==> flow/design.v <==
module pc_3gpp_enc_ibuf
#(
  parameter int pWADDR_W  = 8 ,
  parameter int pWDAT_W   = 1 ,
  parameter int pRADDR_W  = 8 ,
  parameter int pRDAT_W   = 8 ,
  parameter int pTAG_W    = 4 ,
  parameter int pBNUM_W   = 2
)
(
  iclk    ,
  ireset  ,
  iclkena ,
  iwrite  ,
  iwfull  ,
  iwaddr  ,
  iwdat   ,
  iwtag   ,
  irempty ,
  iraddr  ,
  ordat   ,
  ortag   ,
  oempty  ,
  oemptya ,
  ofull   ,
  ofulla
);
  input  logic                  iclk     ;
  input  logic                  ireset   ;
  input  logic                  iclkena  ;
  input  logic                  iwrite   ;
  input  logic                  iwfull   ;
  input  logic [pWADDR_W-1 : 0] iwaddr   ;
  input  logic  [pWDAT_W-1 : 0] iwdat    ;
  input  logic   [pTAG_W-1 : 0] iwtag    ;
  input  logic                  irempty  ;
  input  logic [pRADDR_W-1 : 0] iraddr   ;
  output logic  [pRDAT_W-1 : 0] ordat    ;
  output logic   [pTAG_W-1 : 0] ortag    ;
  output logic                  oempty   ;
  output logic                  oemptya  ;
  output logic                  ofull    ;
  output logic                  ofulla   ;
  localparam int cRAM_WADDR_W = pWADDR_W + pBNUM_W;
  localparam int cRAM_WDAT_W  = pWDAT_W;
  localparam int cRAM_RADDR_W = pRADDR_W + pBNUM_W;
  localparam int cRAM_RDAT_W  = pRDAT_W;
  localparam int cRAMB_N      = pRDAT_W/pWDAT_W;
  localparam int cLSB_W       = cRAM_WADDR_W - cRAM_RADDR_W;
  logic [pBNUM_W-1 : 0] b_wused ;  
  logic [pBNUM_W-1 : 0] b_rused ;  
  logic [cRAM_WADDR_W-1 : 0] ram_waddr;
  logic [cRAM_RADDR_W-1 : 0] ram_raddr;
  logic                      mem__iwrite [cRAMB_N];
  logic [cRAM_RADDR_W-1 : 0] mem__iwaddr [cRAMB_N];
  logic  [cRAM_WDAT_W-1 : 0] mem__iwdat  [cRAMB_N];
  logic [cRAM_RADDR_W-1 : 0] mem__iraddr [cRAMB_N];
  logic  [cRAM_WDAT_W-1 : 0] mem__ordat  [cRAMB_N];
  polar_buffer_nD_slogic
  #(
    .pBNUM_W ( pBNUM_W )
  )
  nD_slogic
  (
    .iclk     ( iclk    ) ,
    .ireset   ( ireset  ) ,
    .iclkena  ( iclkena ) ,
    .iwfull   ( iwfull  ) ,
    .ob_wused ( b_wused ) ,
    .irempty  ( irempty ) ,
    .ob_rused ( b_rused ) ,
    .oempty   ( oempty  ) ,
    .oemptya  ( oemptya ) ,
    .ofull    ( ofull   ) ,
    .ofulla   ( ofulla  )
  );
  assign ram_waddr  = {b_wused, iwaddr};
  assign ram_raddr  = {b_rused, iraddr};
  generate
    genvar i;
    for (i = 0; i < cRAMB_N; i++) begin : ram_inst_gen
      polar_mem_block
      #(
        .pADDR_W ( cRAM_RADDR_W ) ,
        .pDAT_W  ( cRAM_WDAT_W  ) ,
        .pPIPE   ( 0            )
      )
      mem
      (
        .iclk    ( iclk            ) ,
        .ireset  ( ireset          ) ,
        .iclkena ( iclkena         ) ,
        .iwrite  ( mem__iwrite [i] ) ,
        .iwaddr  ( mem__iwaddr [i] ) ,
        .iwdat   ( mem__iwdat  [i] ) ,
        .iraddr  ( mem__iraddr [i] ) ,
        .ordat   ( mem__ordat  [i] )
      );
      assign mem__iwrite[i] = iwrite & (ram_waddr[cLSB_W-1 : 0] == i);
      assign mem__iwaddr[i] = ram_waddr[cRAM_WADDR_W-1 -: cRAM_RADDR_W];
      assign mem__iwdat [i] = iwdat;
      assign mem__iraddr[i] = ram_raddr;
      assign ordat[i*pWDAT_W +: pWDAT_W] = mem__ordat[i];
    end
  endgenerate
  logic [pTAG_W-1 : 0] tram [0 : (2**pBNUM_W)-1]  ;
  always_ff @(posedge iclk) begin
    if (iclkena) begin
      if (iwfull)
        tram [b_wused] <= iwtag;
    end
  end
  assign ortag = tram[b_rused];
endmodule
module polar_buffer_nD_slogic
#(
  parameter int pBNUM_W  = 1
)
(
  iclk     ,
  ireset   ,
  iclkena  ,
  iwfull   ,
  ob_wused ,
  irempty  ,
  ob_rused ,
  oempty   ,
  oemptya  ,
  ofull    ,
  ofulla
);
  input  logic                 iclk      ;
  input  logic                 ireset    ;
  input  logic                 iclkena   ;
  input  logic                 iwfull    ;
  output logic [pBNUM_W-1 : 0] ob_wused  ;   
  input  logic                 irempty   ;
  output logic [pBNUM_W-1 : 0] ob_rused  ;   
  output logic                 oempty    ;   
  output logic                 oemptya   ;   
  output logic                 ofull     ;   
  output logic                 ofulla    ;   
  localparam int cBNUM = 2**pBNUM_W;
  logic   [cBNUM-1 : 0] b_is_busy ;  
  logic [pBNUM_W-1 : 0] b_wused   ;  
  logic [pBNUM_W-1 : 0] b_rused   ;  
  initial begin : ini
    b_is_busy = '0;
    b_wused   = '0;
    b_rused   = '0;
  end
  always_ff @(posedge iclk or posedge ireset) begin : flip_flop_logic
    if (ireset) begin
      b_is_busy <= '0;
      b_wused   <= '0;
      b_rused   <= '0;
    end
    else if (iclkena) begin
      for (int i = 0; i < cBNUM; i++) begin
        if (iwfull & (b_wused == i))
          b_is_busy[i] <= 1'b1;
        else if (irempty & (b_rused == i))
          b_is_busy[i] <= 1'b0;
      end
      if ((iwfull & irempty) | (iwfull & ~b_is_busy[b_wused + 1'b1]) | (irempty & b_is_busy[b_wused])) begin
        b_wused <= b_wused + 1'b1;
      end
      if ((iwfull & irempty) | (irempty & b_is_busy[b_rused])) begin
        b_rused <= b_rused + 1'b1;
      end
    end
  end
  assign ob_wused = b_wused;
  assign ob_rused = b_rused;
  assign oempty   = |(~b_is_busy);
  assign oemptya  = &(~b_is_busy);
  assign ofull    = |b_is_busy;
  assign ofulla   = &b_is_busy;
endmodule
module polar_mem_block
#(
  parameter int pADDR_W = 256 ,
  parameter int pDAT_W  =   8 ,
  parameter bit pPIPE   =   0
)
(
  iclk    ,
  ireset  ,
  iclkena ,
  iwrite  ,
  iwaddr  ,
  iwdat   ,
  iraddr  ,
  ordat
);
  input  logic                 iclk     ;
  input  logic                 ireset   ;
  input  logic                 iclkena  ;
  input  logic                 iwrite   ;
  input  logic [pADDR_W-1 : 0] iwaddr   ;
  input  logic  [pDAT_W-1 : 0] iwdat    ;
  input  logic [pADDR_W-1 : 0] iraddr   ;
  output logic  [pDAT_W-1 : 0] ordat    ;
  bit   [pDAT_W-1 : 0] mem  [2**pADDR_W]  ;
  logic [pDAT_W-1 : 0] rdat [2];
  always_ff @(posedge iclk) begin
    if (iclkena) begin
      rdat[0]  <= mem[iraddr];
      rdat[1]  <= rdat[0];
      if (iwrite)
        mem[iwaddr] <= iwdat;
    end
  end
  assign ordat = rdat[pPIPE];
endmodule
Tool chain data of pc_3gpp_enc_ibuf
Tool output for the design above, in the order of the flow.
Line numbers count from 1 in the design file above.
Operators carry their Yosys type and port widths (W data, S select, Z words).
Library cell names are shortened.
{"block": "design", "top": "pc_3gpp_enc_ibuf", "clock_port": "iclk", "library": "sky130hd", "pvt_corner": "tt_025C_1v80"}

Word-level counts
Source: Yosys, flattened and elaborated. Widths are those after wreduce. Registers that Yosys merges into a memory's read port (data or address) are not register bits. Print and check cells do not count.
Memory sizes are those after Yosys's memory passes, which may raise the word count (mostly to a power of two), join words into wider ones and drop unused or constant bits.
{"block": "word_totals", "register_bits": 12, "out_inout_bits": 16, "n_memories": 5, "elab_cells": 105, "clocked_rd_ports_x_width": 4, "inputBits": 27, "ramBits": 4112}
{"block": "memory_table", "name": "ram_inst_gen[0].mem.mem", "size": 1024, "width": 1, "rd": 1, "write_ports": 1, "line_no": 204, "text": "bit   [pDAT_W-1 : 0] mem  [2**pADDR_W]  ;"}
{"block": "memory_table", "name": "ram_inst_gen[1].mem.mem", "size": 1024, "width": 1, "rd": 1, "write_ports": 1, "line_no": 204}
{"block": "memory_table", "name": "ram_inst_gen[2].mem.mem", "size": 1024, "width": 1, "rd": 1, "write_ports": 1, "line_no": 204}
{"block": "memory_table", "name": "ram_inst_gen[3].mem.mem", "size": 1024, "width": 1, "rd": 1, "write_ports": 1, "line_no": 204}
{"block": "memory_table", "name": "tram", "size": 4, "width": 4, "rd": 1, "write_ports": 1, "line_no": 106, "text": "logic [pTAG_W-1 : 0] tram [0 : (2**pBNUM_W)-1]  ;"}
{"block": "op_classes", "n_addsub": 2, "eq_ne": 9, "mux": 38, "reduce_and_logical": 17, "shift": 3, "logic": 21}
{"block": "ops", "cell": "$mux W10", "n": 8}
{"block": "ops", "cell": "$mux W1", "n": 26}
{"block": "ops", "cell": "$and A1 B1 Y1", "n": 16}
{"block": "ops", "cell": "$eq A2 B2 Y1 const B", "n": 6}
{"block": "ops", "cell": "$reduce_and A2 Y1", "n": 6}
{"block": "ops", "cell": "$shiftx A4 B2 Y1", "n": 3}
{"block": "ops", "cell": "$reduce_bool A2 Y1", "n": 4}
{"block": "ops", "cell": "$reduce_and A4 Y1", "n": 2}
{"block": "ops", "cell": "$reduce_or A4 Y1", "n": 2}
{"block": "ops", "cell": "$mux W4", "n": 2}
{"block": "ops", "cell": "$eq A2 B1 Y1 const B", "n": 3}
{"block": "ops", "cell": "$logic_not A2 Y1", "n": 3}
{"block": "ops", "cell": "$add A2 B1 Y2 const B", "n": 2}
{"block": "ops", "cell": "$not A4 Y4", "n": 1}
{"block": "ops", "cell": "$mux W2", "n": 2}
{"block": "ops", "cell": "$or A1 B1 Y1", "n": 3}
{"block": "ops", "cell": "$not A1 Y1", "n": 1}

Longest topological paths
Longest topological path by Yosys (ltp), each cell counted once; first at word level (registers and memories cut), then after technology mapping (sequential cells cut; the memories' decode and read muxes count).
{"block": "depth", "depth_word": 7, "ABC_AREA": 0, "ltp_mapped": 15, "ltp_nobuf": 8}

Netlist
Yosys stat after the flow's synthesis: flattened, memories mapped to cells. It holds for the ABC_AREA given above (unset counts as 0); a run with the other value may have another netlist.
Totals and module areas in this step are rounded.
{"block": "types", "cell": "edfxtp_1", "n": 2066, "type_area_um2": 6.2E+04}
{"block": "types", "cell": "mux4_2", "n": 462, "type_area_um2": 1.04E+04}
{"block": "types", "cell": "nor2_1", "n": 1069, "type_area_um2": 4.01E+03}
{"block": "types", "cell": "mux2i_1", "n": 208, "type_area_um2": 2.08E+03}
{"block": "types", "cell": "clkbuf_1", "n": 214, "type_area_um2": 803.27}
{"block": "types", "cell": "o221ai_1", "n": 80, "type_area_um2": 700.672}
{"block": "types", "cell": "buf_6", "n": 36, "type_area_um2": 405.389}
{"block": "types", "cell": "nand2_1", "n": 99, "type_area_um2": 371.606}
{"block": "types", "cell": "a21oi_1", "n": 61, "type_area_um2": 305.293}
{"block": "types", "cell": "o22ai_1", "n": 44, "type_area_um2": 275.264}
{"block": "types", "cell": "a22oi_1", "n": 36, "type_area_um2": 270.259}
{"block": "types", "cell": "buf_4", "n": 34, "type_area_um2": 255.245}
{"block": "types", "cell": "buf_1", "n": 66, "type_area_um2": 247.738}
{"block": "types", "cell": "nand3_1", "n": 47, "type_area_um2": 235.226}
{"block": "types", "cell": "o21ai_0", "n": 42, "type_area_um2": 210.202}
{"block": "types", "cell": "buf_2", "n": 41, "type_area_um2": 205.197}
{"block": "types", "cell": "dfrtp_1", "n": 8, "type_area_um2": 200.192}
{"block": "types", "cell": "a211oi_1", "n": 18, "type_area_um2": 135.13}
Not listed: further types 43, cells in them 204.
{"block": "synth_totals", "yosys_area_mm2": 0.0847, "ffs": 2074, "buf_cells": 397, "cells": 4835, "sequential_area_mm2": 0.0622}
By module: a second synthesis without flattening, with its own total; a netlist apart from the flattened one above.
{"block": "hier_totals", "cells_unflattened": 24835, "area_unflattened_mm2": 0.357}
Rows give one instance, submodules left out.
{"block": "modules", "mod": "polar_mem_block", "instances": 8, "n_cells": 3093, "seq_area_mm2": 0.0308, "mod_area_mm2": 0.0445}
{"block": "modules", "mod": "pc_3gpp_enc_ibuf", "instances": 1, "n_cells": 35, "seq_area_mm2": 0.00048, "mod_area_mm2": 0.000701}
{"block": "modules", "mod": "polar_buffer_nD_slogic (pBNUM_W=2)", "instances": 1, "n_cells": 56, "seq_area_mm2": 0.0002, "mod_area_mm2": 0.000598}

Worst setup path after synthesis
Source: OpenSTA report_checks on the synthesized netlist (no wires, ideal clock, input and output delay 20% of the period each), path of least setup slack; recovery checks are left aside. Register names are those of the netlist, which keeps one name where synthesis merged equal registers.
{"block": "synth_path", "path_kind": "in2reg", "startpoint": "input port iraddr[1]", "endpoint": "register ram_inst_gen[1].mem.rdat[0]", "slack_ns": 0.545, "driving_pins": 10, "t_arrival_ns": 2.970, "delay_ns": 2.486, "clock_period_ns": 3.79, "period_less_setup_slack_ns": 3.245}
"delay_ns" = arrival - input delay + setup time.
"driving_pins": output pins that drive a net of the path, with the launching flip-flop's if there is one; two outputs of one cell count as two.
"period_less_setup_slack_ns" is the clock period less the worst setup slack; recovery checks do not enter. This is arithmetic on one report: input and output delays are still those of the set period (20% each).
{"block": "synth_between", "cell_sequence": "buf_2 -> buf_2 -> buf_2 -> clkbuf_1 -> mux4_2 -> mux4_2 -> a22oi_1 -> nand3_1 -> a22oi_1 -> o2111ai_1"}
{"block": "synth_lines", "item": "start: declaration", "line_no": 37, "text": "input  logic [pRADDR_W-1 : 0] iraddr   ;"}
{"block": "synth_lines", "item": "end: declaration", "line_no": 205, "text": "logic [pDAT_W-1 : 0] rdat [2];"}
No chain of elaborated cells between the ends is given.

Worst path after layout
Path of least setup slack in the final report of flow run 1 (OpenROAD, finished layout, wires in). Where an end is a register, its clock arrival counts in the times.
{"block": "layout_path", "path_kind": "in2reg", "startpoint": "input port iraddr[5]", "endpoint": "register ram_inst_gen[3].mem.rdat[0]", "t_arrival_ns": 4.83, "slack_ns": 1.50, "clock_period_ns": 5.6, "driving_pins": 10}
{"block": "layout_between", "cell_sequence": "buf_2 -> clkinv_1 -> buf_4 -> and4_1 -> nor3b_1 -> a311oi_1 -> nand3_1 -> nor3b_1 -> nor2_1 -> o2111ai_1"}
{"block": "layout_lines", "item": "start: declaration", "line_no": 37, "text": "input  logic [pRADDR_W-1 : 0] iraddr   ;"}
{"block": "layout_lines", "item": "end: declaration", "line_no": 205, "text": "logic [pDAT_W-1 : 0] rdat [2];"}
No chain of elaborated cells between the ends is given.

Subject: flow runs of pc_3gpp_enc_ibuf

Hi,

Below are 2 stored runs of the flow (Yosys, OpenROAD; platform sky130hd) on pc_3gpp_enc_ibuf, each with its settings and what was measured, unordered. Constraints: input delay and output delay 20% of the set period each, output load 0.01 pF.
"achieved_clock_period_ns" means the clock period less the worst setup slack. The figure is calculated, with input and output delays left at 20% of the set period.
"worst_path_ns" is the time allowed to the run's worst setup path (the clock period less input and output delay, where it has them) less its slack. Clock arrival times count: a late capture clock shortens it, a late launch clock lengthens it.
"power_total_uw" rests on the timing tool's default activity at the inputs, not on a simulated workload.
The measured numbers are rounded.

Flow run 1
==> flow/run.sh <==
#!/bin/bash
# the make line also repeats the synthesis and layout settings of config.mk as NAME=value (left out here)
make -C /OpenROAD-flow-scripts/flow DESIGN_CONFIG=/design/flow/config.mk WORK_HOME=/design/flow/orfs CLKGATE_MAP_FILE= finish
==> flow/config.mk <==
export PLATFORM = sky130hd
export DESIGN_NAME = pc_3gpp_enc_ibuf
export DESIGN_NICKNAME = pc_3gpp_enc_ibuf
export VERILOG_FILES = /design/flow/design.v
export SDC_FILE = /design/flow/constraint.sdc
export NUM_CORES = 4
export LEC_CHECK = 0
export CAP_MARGIN = 20
export CELL_PAD_IN_SITES_DETAIL_PLACEMENT = 2
export CORE_MARGIN = 2
export CORE_UTILIZATION = 30
export GPL_TIMING_DRIVEN = 1
export MAX_ROUTING_LAYER = met5
export MIN_ROUTING_LAYER = met1
export PLACE_DENSITY_LB_ADDON = 0.05
export SLEW_MARGIN = 20
export TNS_END_PERCENT = 35
==> flow/constraint.sdc <==
create_clock -name core_clock -period 5.6 [get_ports {iclk}]
set_input_delay 1.1200 -clock core_clock [delete_from_list [all_inputs] [get_ports {iclk}]]
set_output_delay 1.1200 -clock core_clock [all_outputs]
set_load 0.01 [all_outputs]

==> results of flow run 1, as JSON <==
{
  "power_total_uw": 35500,
  "setup_ws_ns": 1.50,
  "cell_area_final_mm2": 0.101,
  "worst_path_ns": 2.98,
  "critical_path_type": "in2reg",
  "util_pct": 35.9,
  "final_setup_tns_ns": 0.000,
  "synth_area_mm2": 0.0847,
  "achieved_clock_period_ns": 4.098,
  "total_die_area_mm2": 0.287
}

Flow run 2
==> flow/run.sh <==
#!/bin/bash
# the make line also repeats the synthesis and layout settings of config.mk as NAME=value (left out here)
make -C /OpenROAD-flow-scripts/flow DESIGN_CONFIG=/design/flow/config.mk WORK_HOME=/design/flow/orfs CLKGATE_MAP_FILE= finish
==> flow/config.mk <==
export PLATFORM = sky130hd
export DESIGN_NAME = pc_3gpp_enc_ibuf
export DESIGN_NICKNAME = pc_3gpp_enc_ibuf
export VERILOG_FILES = /design/flow/design.v
export SDC_FILE = /design/flow/constraint.sdc
export NUM_CORES = 4
export LEC_CHECK = 0
export CAP_MARGIN = 25
export CELL_PAD_IN_SITES_GLOBAL_PLACEMENT = 0
export CORE_MARGIN = 8
export CORE_UTILIZATION = 66
export CTS_CLUSTER_DIAMETER = 193
export GPL_TIMING_DRIVEN = 0
export PLACE_DENSITY_LB_ADDON = 0.01
export SLEW_MARGIN = 40
==> flow/constraint.sdc <==
create_clock -name core_clock -period 2.85 [get_ports {iclk}]
set_input_delay 0.5700 -clock core_clock [delete_from_list [all_inputs] [get_ports {iclk}]]
set_output_delay 0.5700 -clock core_clock [all_outputs]
set_load 0.01 [all_outputs]

==> results of flow run 2, as JSON <==
{
  "power_total_uw": 68500,
  "setup_ws_ns": -0.357,
  "cell_area_final_mm2": 0.101,
  "worst_path_ns": 2.64,
  "critical_path_type": "in2reg",
  "util_pct": 79.4,
  "final_setup_tns_ns": -6.55,
  "synth_area_mm2": 0.0847,
  "achieved_clock_period_ns": 3.207,
  "total_die_area_mm2": 0.14
}

Regards
